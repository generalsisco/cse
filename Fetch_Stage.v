==> flow/design.v <==
`timescale 1ns / 1ps
module Fetch_Latch(
	input clk,
	input [15:0] instruction,
	input [15:0] PC,
	output reg [15:0] instr_out,
	output reg [15:0] PC_out
    );
	 always @ (posedge clk)
		begin
			instr_out <= instruction;
			PC_out <= PC;
		end
endmodule
`timescale 1ns / 1ps
module Fetch_Stage(
	input clk,
	output [15:0] instruction,
	output [15:0] Next_PC
    );
	 wire [15:0] w1, w2, w3, w4;
	PC c0 (.clk(clk), .NewPC(w1), .PC(w2));
	PC_Incrementor c1 (.PC(w2), .Next_PC(w1));
	Instruction_Memory c2 (.instruction(w2), .Data(w3));
	Fetch_Latch c3 (.clk(clk), .instruction(w3), .PC(w1), .instr_out(instruction), .PC_out(Next_PC));
endmodule
`timescale 1ns / 1ps
module Instruction_Memory(
	input [15:0] instruction,
	output [15:0] Data
    );
	 reg [7:0] memory [255:0];  
	 initial begin
		memory[0] = 8'hD1;
		memory[1] = 8'h18;
	 end
	 assign Data = {memory[instruction], memory[instruction + 1]};
endmodule
`timescale 1ns / 1ps
module PC(
	input clk, 
	input [15:0] NewPC,
	output reg [15:0] PC
    );
	initial PC = 0;
	always @ (posedge clk)
		PC <= NewPC;
endmodule
`timescale 1ns / 1ps
module PC_Incrementor(
	input [15:0] PC,
	output [15:0] Next_PC
    );
	assign Next_PC = PC + 2;  
endmodule
======== From RTL to reports: Fetch_Stage ========
Tool output for the design above, in the order of the flow.
Lines are those of the file above, counted from 1.
Operators carry their Yosys type and port widths (W data, S select, Z words).
Library cell names are shortened.
Not given: n/a
design
  design top .............................. Fetch_Stage
  clock input ............................. clk
  library ................................. sky130hd
  library corner .......................... tt_025C_1v80

======== Word-level counts ========
Counts by Yosys on the flattened word-level netlist (proc, flatten, opt, wreduce; memories kept). Register bits leave out memories and registers merged into their read ports (data or address); mux counts leave out enables and synchronous resets folded into registers. Print and check cells are left out.
Memory sizes are those after Yosys's memory passes, which may raise the word count (mostly to a power of two), join words into wider ones and drop unused or constant bits.
storage and ports
  register bits after elaboration ......... 48
  bits in read-only memories .............. 1,024
  clocked read ports x word width ......... 8
  memory cells ............................ 1
  input port bits ......................... 1
  output and inout bits ................... 32
  elaborated cells ........................ 6
memories
  memory     words  width  rd ports  write ports  RTL line  RTL
  c2.memory  256    4      2         0            32        reg [7:0] memory [255:0];
operators by class
  add/sub/neg operators ................... 2
operators with widths
  kind                     count
  $add A16 B2 Y16 const B  1
  $add A8 B1 Y8 const B    1

======== Depth ========
Yosys ltp: most cells in a row. Word level: on the elaborated netlist, between registers, memories and ports. Mapped: between sequential cells and ports; inverters and the memories' decode and read muxes count.
depth
  word-level depth ........................ 1
  ABC_AREA ................................ 0
  mapped depth ............................ 4
  mapped depth without buffers ............ 4

======== Mapped cells and area ========
Source: synth_stat.txt of the flow (Yosys; design flattened, memories mapped). It holds for the ABC_AREA given above (unset counts as 0); a run with the other value may have another netlist.
The area totals of this step are shown rounded.
synthesis totals
  cell count .............................. 87
  mapped area ............................. 0.00104 sq mm
  sequential part of the area ............. 0.000601 sq mm
  flip-flops .............................. 30
  buffers ................................. 17
cell types
  cell type  count  total area (sq um)
  dfxtp_1    30     600.576
  buf_4      17     127.622
  xnor2_1    7      61.309
  xor2_1     6      52.55
  nor4_2     3      37.536
  nand3_4    2      35.034
  and4_1     3      26.275
  nand4_1    3      18.768
  ha_1       1      12.512
  inv_1      3      11.261
  nand2_1    3      11.261
  nand3_1    2      10.01
  nand3_2    1      10.01
  nor3_1     2      10.01
  conb_1     2      7.507
  nor2_1     2      7.507
The figures by module come from a second, unflattened synthesis with its own total; it is not the netlist above.
second synthesis, totals
  cells (unflattened synthesis) ........... 102
  area (unflattened synthesis) ............ 0.00135 sq mm
Each row is one instance without its submodules.
by module
  module              times used  cells  area (sq mm)  seq. area (sq mm)
  Fetch_Latch         1           32     0.000641      0.000641
  PC                  1           16     0.00032       0.00032
  PC_Incrementor      1           36     0.00026       0
  Instruction_Memory  1           18     0.000124      0
  Fetch_Stage         1           0      0             0

======== Path before layout ========
Path of least setup slack by OpenSTA after synthesis, without wires, with an ideal clock, recovery checks aside; 20% of the period is set as input and as output delay. Where synthesis merged equal registers, the netlist keeps one of their names.
timing after synthesis
  path type ............................... reg2reg
  start point ............................. reg c0.PC[1]
  end point ............................... reg c0.PC[13]
  clock period ............................ 1.42 ns
  library setup time ...................... 0.079 ns
  launch time at the first pin ............ 0.000 ns
  arrival ................................. 1.156 ns
  required time ........................... 1.341 ns
  slack ................................... 0.185 ns
  delay of the path ....................... 1.235 ns
  driving pins on the path ................ 5
  path buffers ............................ 0
  synthesis period reached ................ 1.235 ns
"delay of the path" is the arrival time less input delay plus setup time.
"driving pins on the path" counts driving pins, that of a launching flip-flop among them; a cell with two outputs on the path counts twice.
"synthesis period reached" is the clock period less the worst setup slack; recovery checks do not enter. This is arithmetic on one report: input and output delays are still those of the set period (20% each).
The rows between start and end are the longest chain of elaborated cells between them; the timing report does not say that the signal goes this way. Where chains are equally long, one stands for them.
A line is the first line of the expression or statement that the cell stems from. Yosys adds cells for indexed reads and writes and turns some case tables into memories.
on the way, after synthesis
  cell sequence ........................... dfxtp_1 -> ha_1 -> nand3_4 -> nor4_2 -> xor2_1
  cells in the longest elaborated chain ... 1
  elaborated cells on any way between the ends .. 1
  source lines of those cells ............. 1
  those cells by class .................... add/sub (1)
ends and longest elaborated chain, after synthesis
  element             RTL line  RTL
  start: declaration  43        output reg [15:0] PC
  start: assignment   47        PC <= NewPC;
  $add A16 B2 Y16     54        assign Next_PC = PC + 2;
  end: assignment     47
  end: declaration    43

======== Worst path after layout ========
Path of least setup slack in the final report of run 1 (OpenROAD, finished layout, wires in). Where an end is a register, its clock arrival counts in the times.
timing after layout
  path type ............................... reg2out
  start point ............................. reg c3.PC_out[2]
  end point ............................... out Next_PC[2]
  clock period ............................ 1.62 ns
  external output delay ................... 0.32 ns
  launch time at the first pin ............ 0.31 ns
  arrival ................................. 1.17 ns
  required time ........................... 1.30 ns
  slack ................................... 0.13 ns
  driving pins on the path ................ 2
  path buffers ............................ 1
on the way, after layout
  cell sequence ........................... dfxtp_1 -> clkdlybuf4s50_1
  cells in the longest elaborated chain ... 0
  elaborated cells on any way between the ends .. 0
  source lines of those cells ............. 0
ends and longest elaborated chain, after layout
  element             RTL line  RTL
  start: declaration  7         output reg [15:0] PC_out
  start: assignment   12        PC_out <= PC;
  end: declaration    19        output [15:0] Next_PC

Below are 2 stored runs of the flow (Yosys, OpenROAD; platform sky130hd) on Fetch_Stage, each with its settings and what was measured, unordered. Constraints: input delay and output delay 20% of the set period each, output load 0.01 pF.
"period reached" is the run's clock period less its worst setup slack. It is reckoned from that one timing run; input and output delays stay at 20% of the period that was set.
"worst setup path time" is the time allowed to the run's worst setup path (the clock period less input and output delay, where it has them) less its slack. Clock arrival times count: a late capture clock shortens it, a late launch clock lengthens it.
"total power of the final layout" rests on the timing tool's default activity at the inputs, not on a simulated workload.
Values from the reports are rounded here.

======== run 1 ========
==> flow/run.sh <==
#!/bin/bash
# the make line also repeats the synthesis and layout settings of config.mk as NAME=value (left out here)
make -C /OpenROAD-flow-scripts/flow DESIGN_CONFIG=/design/flow/config.mk WORK_HOME=/design/flow/orfs CLKGATE_MAP_FILE= finish
==> flow/config.mk <==
export PLATFORM = sky130hd
export DESIGN_NAME = Fetch_Stage
export DESIGN_NICKNAME = Fetch_Stage
export VERILOG_FILES = /design/flow/design.v
export SDC_FILE = /design/flow/constraint.sdc
export NUM_CORES = 4
export LEC_CHECK = 0
export CAP_MARGIN = 20
export CORE_MARGIN = 2
export CORE_UTILIZATION = 61
export GPL_ROUTABILITY_DRIVEN = 1
export PLACE_DENSITY_LB_ADDON = 0.14
export SLEW_MARGIN = 20
export TNS_END_PERCENT = 75
==> flow/constraint.sdc <==
create_clock -name core_clock -period 1.62 [get_ports {clk}]
set_input_delay 0.3240 -clock core_clock [delete_from_list [all_inputs] [get_ports {clk}]]
set_output_delay 0.3240 -clock core_clock [all_outputs]
set_load 0.01 [all_outputs]

-------- measured, run 1 --------
  post-synthesis cell area ................ 0.00104 sq mm
  total power of the final layout ......... 1.19 mW
  period reached .......................... 1.491 ns
  setup slack of the critical path ........ 0.129 ns
  worst setup path time ................... 1.17 ns
  worst setup path type ................... reg2out
  worst hold slack ........................ 0.458 ns
  utilization after routing ............... 76.9 %
  die outline area ........................ 0.00205 sq mm
  summed negative setup slack ............. 0.000 ns
  standard-cell area of the final layout .. 0.0012 sq mm

======== run 2 ========
==> flow/run.sh <==
#!/bin/bash
# the make line also repeats the synthesis and layout settings of config.mk as NAME=value (left out here)
make -C /OpenROAD-flow-scripts/flow DESIGN_CONFIG=/design/flow/config.mk WORK_HOME=/design/flow/orfs CLKGATE_MAP_FILE= finish
==> flow/config.mk <==
export PLATFORM = sky130hd
export DESIGN_NAME = Fetch_Stage
export DESIGN_NICKNAME = Fetch_Stage
export VERILOG_FILES = /design/flow/design.v
export SDC_FILE = /design/flow/constraint.sdc
export NUM_CORES = 4
export LEC_CHECK = 0
export ABC_AREA = 1
export CAP_MARGIN = 20
export CORE_ASPECT_RATIO = 0.85
export CORE_MARGIN = 6
export CORE_UTILIZATION = 30
export CTS_CLUSTER_SIZE = 10
export HOLD_SLACK_MARGIN = 0.15
export MIN_ROUTING_LAYER = met1
export PLACE_DENSITY_LB_ADDON = 0.05
export SETUP_SLACK_MARGIN = 0.0
export SLEW_MARGIN = 20
export TNS_END_PERCENT = 10
==> flow/constraint.sdc <==
create_clock -name core_clock -period 0.926 [get_ports {clk}]
set_input_delay 0.1852 -clock core_clock [delete_from_list [all_inputs] [get_ports {clk}]]
set_output_delay 0.1852 -clock core_clock [all_outputs]
set_load 0.01 [all_outputs]

-------- measured, run 2 --------
  post-synthesis cell area ................ 0.0011 sq mm
  total power of the final layout ......... 2.35 mW
  period reached .......................... 1.009 ns
  setup slack of the critical path ........ -0.083 ns
  worst setup path time ................... 1.01 ns
  worst setup path type ................... reg2reg
  worst hold slack ........................ 0.440 ns
  utilization after routing ............... 42.6 %
  die outline area ........................ 0.00528 sq mm
  summed negative setup slack ............. -0.959 ns
  standard-cell area of the final layout .. 0.00143 sq mm
